==> flow/design.v <==
`timescale 1ns / 1ps
module slow_clk_1Hz(
    input clk_in,
    output reg clk_out
    );
    reg [56:0] period_count = 0;
    always @(posedge clk_in)
    begin
        if(period_count != 50_000_000 - 1)
        begin
            period_count <= period_count +1;
            clk_out <= 0;
        end
        else
        begin
            period_count <= 0;
            clk_out <= 1;
        end
    end
endmodule
From RTL to reports: slow_clk_1Hz

What the tools print for slow_clk_1Hz, step after step.
Lines are those of the file above, counted from 1.
Cell names lack the library's common part.
Not given: -

Design top: slow_clk_1Hz
Clock: clk_in
Standard-cell library: sky130hd
Library corner: tt_025C_1v80

Word-level counts

Counts by Yosys on the flattened word-level netlist (proc, flatten, opt, wreduce; memories kept). Register bits leave out memories and registers merged into their read ports (data or address); mux counts leave out enables and synchronous resets folded into registers. Print and check cells are left out. Cells with the same type and inputs are merged into one.

Input port bits: 1
Register bits after elaboration: 58
Word-level cells: 5

Mux-type cells: 1
Equality and inequality tests: 1
Add/subtract/negate cells: 1

Operator list:

| kind                                                                       | number |
| 57-bit by 1-bit adder with 57-bit output (second input constant)           | 1 |
| 57-bit by 26-bit inequality test with 1-bit output (second input constant) | 1 |
| 1-bit 2-to-1 mux                                                           | 1 |

Longest topological paths

Yosys ltp: most cells in a row. Word level: on the elaborated netlist, between registers, memories and ports. Mapped: between sequential cells and ports; inverters and the memories' decode and read muxes count.

Depth after elaboration: 2
ABC_AREA: 0
Mapped depth: 8

Netlist

The flow's flattened synthesis, as Yosys stat reports it; memories are mapped. The netlist is that of the ABC_AREA named above (0 if unset); the other value can give another one.
Totals and module areas in this step are rounded.

Cells by type:

| type    | number | total area (um^2) |
| dfxtp_1 | 58     | 1.16E+03 |
| xnor2_1 | 37     | 324.061 |
| nand4_1 | 26     | 162.656 |
| xor2_1  | 17     | 148.893 |
| nor2_1  | 29     | 108.854 |
| nand3_1 | 20     | 100.096 |
| nand2_1 | 24     | 90.086 |
| and3_1  | 10     | 62.56 |
| nand4_2 | 5      | 62.56 |
| and4_1  | 7      | 61.309 |
| nor4_1  | 9      | 56.304 |
| nor3_1  | 10     | 50.048 |
| nor3_2  | 4      | 40.038 |
| buf_4   | 5      | 37.536 |
| nor4_2  | 3      | 37.536 |
| and2_1  | 4      | 25.024 |
| ha_1    | 2      | 25.024 |
| buf_6   | 2      | 22.522 |

Not listed: further types 13, cells in them 15.

Flip-flops: 58
Cells in the netlist: 287
Mapped area: 2680 um^2
Sequential part of the area: 1160 um^2

Worst setup path after synthesis

OpenSTA on the mapped netlist: ideal clock, no wires. The path of least setup slack (recovery checks aside). Input and output delay are each 20% of the period. Register names are those of the netlist, which keeps one name where synthesis merged equal registers.

Path kind: flip-flop to flip-flop
Start point: register period_count[29]
End point: register period_count[23]
Period: 2040 ps
Path delay: 1539 ps
Setup slack: 501 ps
Driving pins on the path: 7
Data arrival time: 1424 ps
Period reached after synthesis: 1539 ps

"path delay" is the arrival time less input delay plus setup time.
"driving pins on the path": output pins that drive a net of the path, with the launching flip-flop's if there is one; two outputs of one cell count as two.
"period reached after synthesis" is the clock period less the worst setup slack; recovery checks do not enter. This is arithmetic on one report: input and output delays are still those of the set period (20% each).
Between the ends stands the longest chain of elaborated cells between them, by number of cells; it is not shown to be the way that was timed. Of several equally long chains one is given.
A line is the first line of the expression or statement that the cell stems from. Yosys adds cells for indexed reads and writes and turns some case tables into memories.

Cell sequence: dfxtp_1 > or4_1 > nor3_1 > and3_1 > buf_4 > buf_4 > nor2_1
Length of the longest elaborated chain: 1

RTL lines, path post-synthesis:

| what                                               | RTL line | text |
| start, declared                                    | 6        | `reg [56:0] period_count = 0;` |
| start, assigned                                    | 11       | `period_count <= period_count +1;` |
| start, assigned                                    | 16       | `period_count <= 0;` |
| 57-bit by 26-bit inequality test with 1-bit output | 9        | `if(period_count != 50_000_000 - 1)` |
| end, assigned                                      | 11       |  |
| end, assigned                                      | 16       |  |
| end, declared                                      | 6        |  |

Path in the finished layout

Path of least setup slack in the final report of entry A (OpenROAD, finished layout, wires in). Where an end is a register, its clock arrival counts in the times.
The path's times are printed in steps of 10 ps; the period is the one set.

Path kind: flip-flop to flip-flop
Start point: register period_count[4]
End point: register period_count[53]
Period: 2720 ps
Driving pins on the path: 6
Setup slack: 560 ps
Data arrival time: 2380 ps

Between the ends stands the longest chain of elaborated cells between them, by number of cells; it is not shown to be the way that was timed. Of several equally long chains one is given.

Cell sequence: dfxtp_1 > inv_1 > nor4_4 > and4_1 > nand4_1 > xnor2_1
Length of the longest elaborated chain: 1

RTL lines, path post-layout:

| what                                     | RTL line | text |
| start, declared                          | 6        | `reg [56:0] period_count = 0;` |
| start, assigned                          | 11       | `period_count <= period_count +1;` |
| start, assigned                          | 16       | `period_count <= 0;` |
| 57-bit by 1-bit adder with 57-bit output | 11       |  |
| end, assigned                            | 11       |  |
| end, assigned                            | 16       |  |
| end, declared                            | 6        |  |

Wiki page: slow_clk_1Hz / flow data

Stored flow runs of slow_clk_1Hz (2 of them; Yosys, OpenROAD, sky130hd). They differ in their settings and are not a sequence. Constraints: input delay and output delay 20% of the set period each, output load 0.01 pF.
By "period reached" is meant the clock period of the run minus its worst setup slack. This is arithmetic on one report: input and output delays are still those of the set period (20% each).
"time used up by the worst setup path" is the time allowed to the run's worst setup path (the clock period less input and output delay, where it has them) less its slack. Clock arrival times count: a late capture clock shortens it, a late launch clock lengthens it.
"overall power" is the tool's figure for a default switching activity; nothing was simulated.
"time used up by the worst setup path" is given in steps of 10 ps.
The results are shown rounded.
Settings: - = not set for that run.

| setting or result                             | entry A                | entry B                |
| period_ns                                     | 2.72                   | 3.26                   |
| CORE_UTILIZATION                              | 19                     | 40                     |
| PLACE_DENSITY_LB_ADDON                        | 0.22                   | -                      |
| CORE_MARGIN                                   | 8                      | 2                      |
| CELL_PAD_IN_SITES_GLOBAL_PLACEMENT            | 3                      | -                      |
| TNS_END_PERCENT                               | 100                    | -                      |
| GPL_ROUTABILITY_DRIVEN                        | 1                      | -                      |
| SLEW_MARGIN                                   | 40                     | 20                     |
| MIN_ROUTING_LAYER                             | met2                   | -                      |
| MAX_ROUTING_LAYER                             | met4                   | -                      |
| CAP_MARGIN                                    | 20                     | 20                     |
| synthesized cell area (um^2)                  | 2680                   | 2680                   |
| die area (um^2)                               | 18200                  | 7370                   |
| standard-cell area of the final layout (um^2) | 3160                   | 2920                   |
| post-layout utilization (%)                   | 22.8                   | 45.5                   |
| smallest setup slack (ps)                     | 558                    | 1230                   |
| total negative setup slack (ps)               | 0                      | 0                      |
| worst hold slack (ps)                         | 462                    | 488                    |
| overall power (W)                             | 0.00192                | 0.00139                |
| period reached (ps)                           | 2162                   | 2035                   |
| time used up by the worst setup path (ps)     | 2160                   | 2030                   |
| kind of the worst setup path                  | flip-flop to flip-flop | flip-flop to flip-flop |
